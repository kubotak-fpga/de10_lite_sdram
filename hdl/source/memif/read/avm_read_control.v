==> flow/design.v <==
`default_nettype none
  module avm_read_control
    (
     input wire 	 clk,
     input wire 	 reset,
     input wire 	 start_triger,
     input wire 	 avl_wait_req_in,
     input wire 	 avl_read_valid_in,
     input wire [15: 0] rdata_in,
     output wire 	 avl_read_out,
     output wire [7: 0]  avl_size_out,
     output wire [24: 0] avl_addr_out
     );
   localparam BURST_SIZE = 8'd32;
   reg 			 start_meta;
   reg 			 start_1d;
   reg 			 start_2d;
   always @(posedge clk) begin
      start_meta <= start_triger;
      start_1d <= start_meta;
      start_2d <= start_1d;
   end
   wire det_posedge_start;
   assign det_posedge_start = start_1d & ~start_2d;
   localparam RD_READY = 3'd0;
   localparam RD_SET = 3'd1;
   localparam RD_EXE = 3'd2;
   localparam RD_BURST_COUNT = 3'd3;
   reg [2: 0] rseq_state;
   reg 	      avl_read_reg;
   reg [7: 0] 	avl_size_reg;
   reg [7: 0] 	burst_cnt_internal;
   always @(posedge clk) begin
      if (reset) begin
	 rseq_state <= RD_READY;
	 avl_read_reg <= 1'b0;
	 burst_cnt_internal <= BURST_SIZE - 1'b1;
	 avl_size_reg <= BURST_SIZE;
      end
      else begin
	 case (rseq_state)
	   RD_READY : begin
	      if (det_posedge_start) begin
		 rseq_state <= RD_SET;
	      end
	   end
	   RD_SET : begin
	      avl_read_reg <= 1'b1;
	      rseq_state <= RD_EXE;
	   end
	   RD_EXE : begin
	      if (avl_wait_req_in == 1'b0) begin
		 avl_read_reg <= 1'b0;
		 rseq_state <= RD_BURST_COUNT;
	      end
	   end
	   RD_BURST_COUNT : begin
	      if (avl_read_valid_in) begin
		 if (burst_cnt_internal != 0) begin
		    burst_cnt_internal <= burst_cnt_internal -1'b1;
		 end
		 else begin
		    rseq_state <= RD_READY;
		 end
	      end
	   end
	 endcase
      end
   end  
   assign avl_read_out = avl_read_reg;
   assign avl_size_out = avl_size_reg;
   assign avl_addr_out = 25'd0;
endmodule  
`default_nettype wire
# Step by step through the tools: avm_read_control
# Tool output for the design above, in the order of the flow.
# Lines are those of the file above, counted from 1.
# A cell with -- has no value.
# design
design,avm_read_control
clock_port,clk
library,sky130hd
corner,tt_025C_1v80

# Word level
# Source: Yosys, flattened and elaborated, memories not mapped. Widths are those after wreduce. Registers that Yosys merges into a memory's read port (data or address) are not register bits. Print and check cells do not count. Equal cells are merged and count once.
# classes
n_addsub,1
eq_ne,7
muxes,7
logic,2
reduce_and_logical,7
# op_table
operator,n
3-bit parallel mux with 4-bit select,1
3-bit 2-to-1 mux,4
2-bit inequality test with constant B,4
8-bit by 1-bit subtractor with 8-bit output with constant B,1
8-bit nonzero test,1
3-bit by 2-bit == test with 1-bit output with constant B,2
5-bit AND reduction,1
4-bit nonzero test,1
3-bit by 1-bit == test with 1-bit output with constant B,1
3-bit logical NOT,1
3-bit AND reduction,1
2-bit AND reduction,1
2-bit nonzero test,1
1-bit parallel mux with 2-bit select,1
1-bit bitwise AND,1
1-bit NOT,1
1-bit 2-to-1 mux,1
# word_totals
ff_bits,15
in_bits,21
output_inout_bits,34
word_cells,30

# Logic depth
# Yosys ltp: most cells in a row. Word level: on the elaborated netlist, between registers, memories and ports. Mapped: between sequential cells and ports; inverters and the memories' decode and read muxes count.
# logic_depth
word_depth,4
abc_area,0
mapped_depth,7
ltp_nobuf,6

# Netlist
# The flow's flattened synthesis, as Yosys stat reports it; memories are mapped. The netlist is that of the ABC_AREA named above (0 if unset); the other value can give another one.
# Totals and module areas in this step are rounded.
# mapped
mapped_cells,101
yosys_area_um2,918.4
sequential_area_um2,320.3
ff_cells,16
buf_cells,36
# by_type
type,n,area_total_um2
sky130_fd_sc_hd__dfxtp_1,16,320.307
sky130_fd_sc_hd__buf_4,33,247.738
sky130_fd_sc_hd__xor2_1,5,43.792
sky130_fd_sc_hd__nand2b_1,6,37.536
sky130_fd_sc_hd__nor2_1,7,26.275
sky130_fd_sc_hd__ha_1,2,25.024
sky130_fd_sc_hd__o211ai_1,3,22.522
sky130_fd_sc_hd__a21oi_1,4,20.019
sky130_fd_sc_hd__and4bb_2,1,12.512
sky130_fd_sc_hd__o211ai_2,1,12.512
sky130_fd_sc_hd__a21bo_1,1,10.01
sky130_fd_sc_hd__a221o_1,1,10.01
sky130_fd_sc_hd__nor3_1,2,10.01
sky130_fd_sc_hd__nor4bb_1,1,10.01
sky130_fd_sc_hd__a211o_1,1,8.758
sky130_fd_sc_hd__o2111ai_1,1,8.758
sky130_fd_sc_hd__o21ai_2,1,8.758
sky130_fd_sc_hd__or3b_1,1,8.758
# Not listed: further types 11, cells in them 14.

# Worst setup path after synthesis
# OpenSTA on the mapped netlist: ideal clock, no wires. The path of least setup slack (recovery checks aside). Input and output delay are each 20% of the period. Register names are those of the netlist, which keeps one name where synthesis merged equal registers.
# synth_path
path_kind,register to register
start,reg burst_cnt_internal[0]
end,reg burst_cnt_internal[1]
period_ns,2.03
arrival_time_ns,1.495
t_required_ns,1.910
slack_ns,0.415
delay_ns,1.615
driving_pins,8
n_path_buf,1
synth_period_reached_ns,1.615
# "delay_ns" = arrival - input delay + setup time.
# "driving_pins": output pins that drive a net of the path, with the launching flip-flop's if there is one; two outputs of one cell count as two.
# "synth_period_reached_ns" = period - worst setup slack (recovery checks aside). The figure is calculated, with input and output delays left at 20% of the set period.
# Between the ends stands the longest chain of elaborated cells between them, by number of cells; it is not shown to be the way that was timed. Of several equally long chains one is given.
# Each line given opens the expression or statement behind the cell; cells for indexed reads and writes are added by Yosys, which also makes memories of some case tables.
# synth_between
path_cell_list,sky130_fd_sc_hd__dfxtp_1 sky130_fd_sc_hd__inv_1 sky130_fd_sc_hd__ha_1 sky130_fd_sc_hd__or3b_1 sky130_fd_sc_hd__clkbuf_1 sky130_fd_sc_hd__o21ai_2 sky130_fd_sc_hd__nor2_1 sky130_fd_sc_hd__a211o_1
elab_chain_len,2
cone_cells,3
lines_between,2
# synth_lines
item,line,rtl
from (decl),32,reg [7: 0] burst_cnt_internal;
from (assign),37,burst_cnt_internal <= BURST_SIZE - 1'b1;
from (assign),60,burst_cnt_internal <= burst_cnt_internal -1'b1;
8-bit nonzero test,59,if (burst_cnt_internal != 0) begin
3-bit AND reduction,--,
to (assign),37,
to (assign),60,
to (decl),32,

# Worst path after layout
# From the final timing report of stored run 1: the path of least setup slack in the routed layout; clock arrival at registers is part of the times.
# layout_path
path_kind,register to register
start,reg burst_cnt_internal[0]
end,reg burst_cnt_internal[1]
period_ns,1.07
arrival_time_ns,1.71
t_required_ns,1.25
slack_ns,-0.46
driving_pins,7
n_path_buf,0
# Between the ends stands the longest chain of elaborated cells between them, by number of cells; it is not shown to be the way that was timed. Of several equally long chains one is given.
# layout_between
path_cell_list,sky130_fd_sc_hd__dfxtp_2 sky130_fd_sc_hd__inv_2 sky130_fd_sc_hd__ha_4 sky130_fd_sc_hd__or3b_4 sky130_fd_sc_hd__o21ai_4 sky130_fd_sc_hd__nor2_1 sky130_fd_sc_hd__a211o_1
elab_chain_len,2
cone_cells,3
lines_between,2
# layout_lines
item,line,rtl
from (decl),32,reg [7: 0] burst_cnt_internal;
from (assign),37,burst_cnt_internal <= BURST_SIZE - 1'b1;
from (assign),60,burst_cnt_internal <= burst_cnt_internal -1'b1;
8-bit nonzero test,59,if (burst_cnt_internal != 0) begin
3-bit AND reduction,--,
to (assign),37,
to (assign),60,
to (decl),32,

# Below are 2 stored runs of the flow (Yosys, OpenROAD; platform sky130hd) on avm_read_control, each with its settings and what was measured, unordered. Constraints: input delay and output delay 20% of the set period each, output load 0.01 pF.
# "timing.achieved_period_ns" = clock period - worst setup slack. The figure is calculated, with input and output delays left at 20% of the set period.
# "worst_setup_path_time_ns" is the time allowed to the run's worst setup path (the clock period less input and output delay, where it has them) less its slack. Clock arrival times count: a late capture clock shortens it, a late launch clock lengthens it.
# "total_power_mw" rests on the timing tool's default activity at the inputs, not on a simulated workload.
# The measured numbers are rounded.
# Settings: -- = not set for that run.
run,period_ns,CORE_UTILIZATION,SETUP_SLACK_MARGIN,PLACE_DENSITY_LB_ADDON,CAP_MARGIN,CORE_MARGIN,SLEW_MARGIN,CORE_ASPECT_RATIO,CELL_PAD_IN_SITES_DETAIL_PLACEMENT,CTS_CLUSTER_DIAMETER,MIN_ROUTING_LAYER,MAX_ROUTING_LAYER,setupTns_ns,die_area_um2,yosys_chip_area_um2,hold_worst_slack_ns,layout_stdcell_area_um2,timing.achieved_period_ns,worst_setup_path_time_ns,worstPathKind,fin_ws_ns,total_power_mw,layout_utilization_pct
stored run 1,1.07,54,0.23,0.04,10,2,20,--,--,--,--,--,-4.041,2047,918.4,0.259,1033,1.528,1.53,register to register,-0.458,1.131,66.3
stored run 2,1.08,41,0.0,0.06,20,2,15,1.09,2,286,met2,met4,-5.763,2635,918.4,0.345,1095,1.821,1.82,register to register,-0.741,1.130,53.1
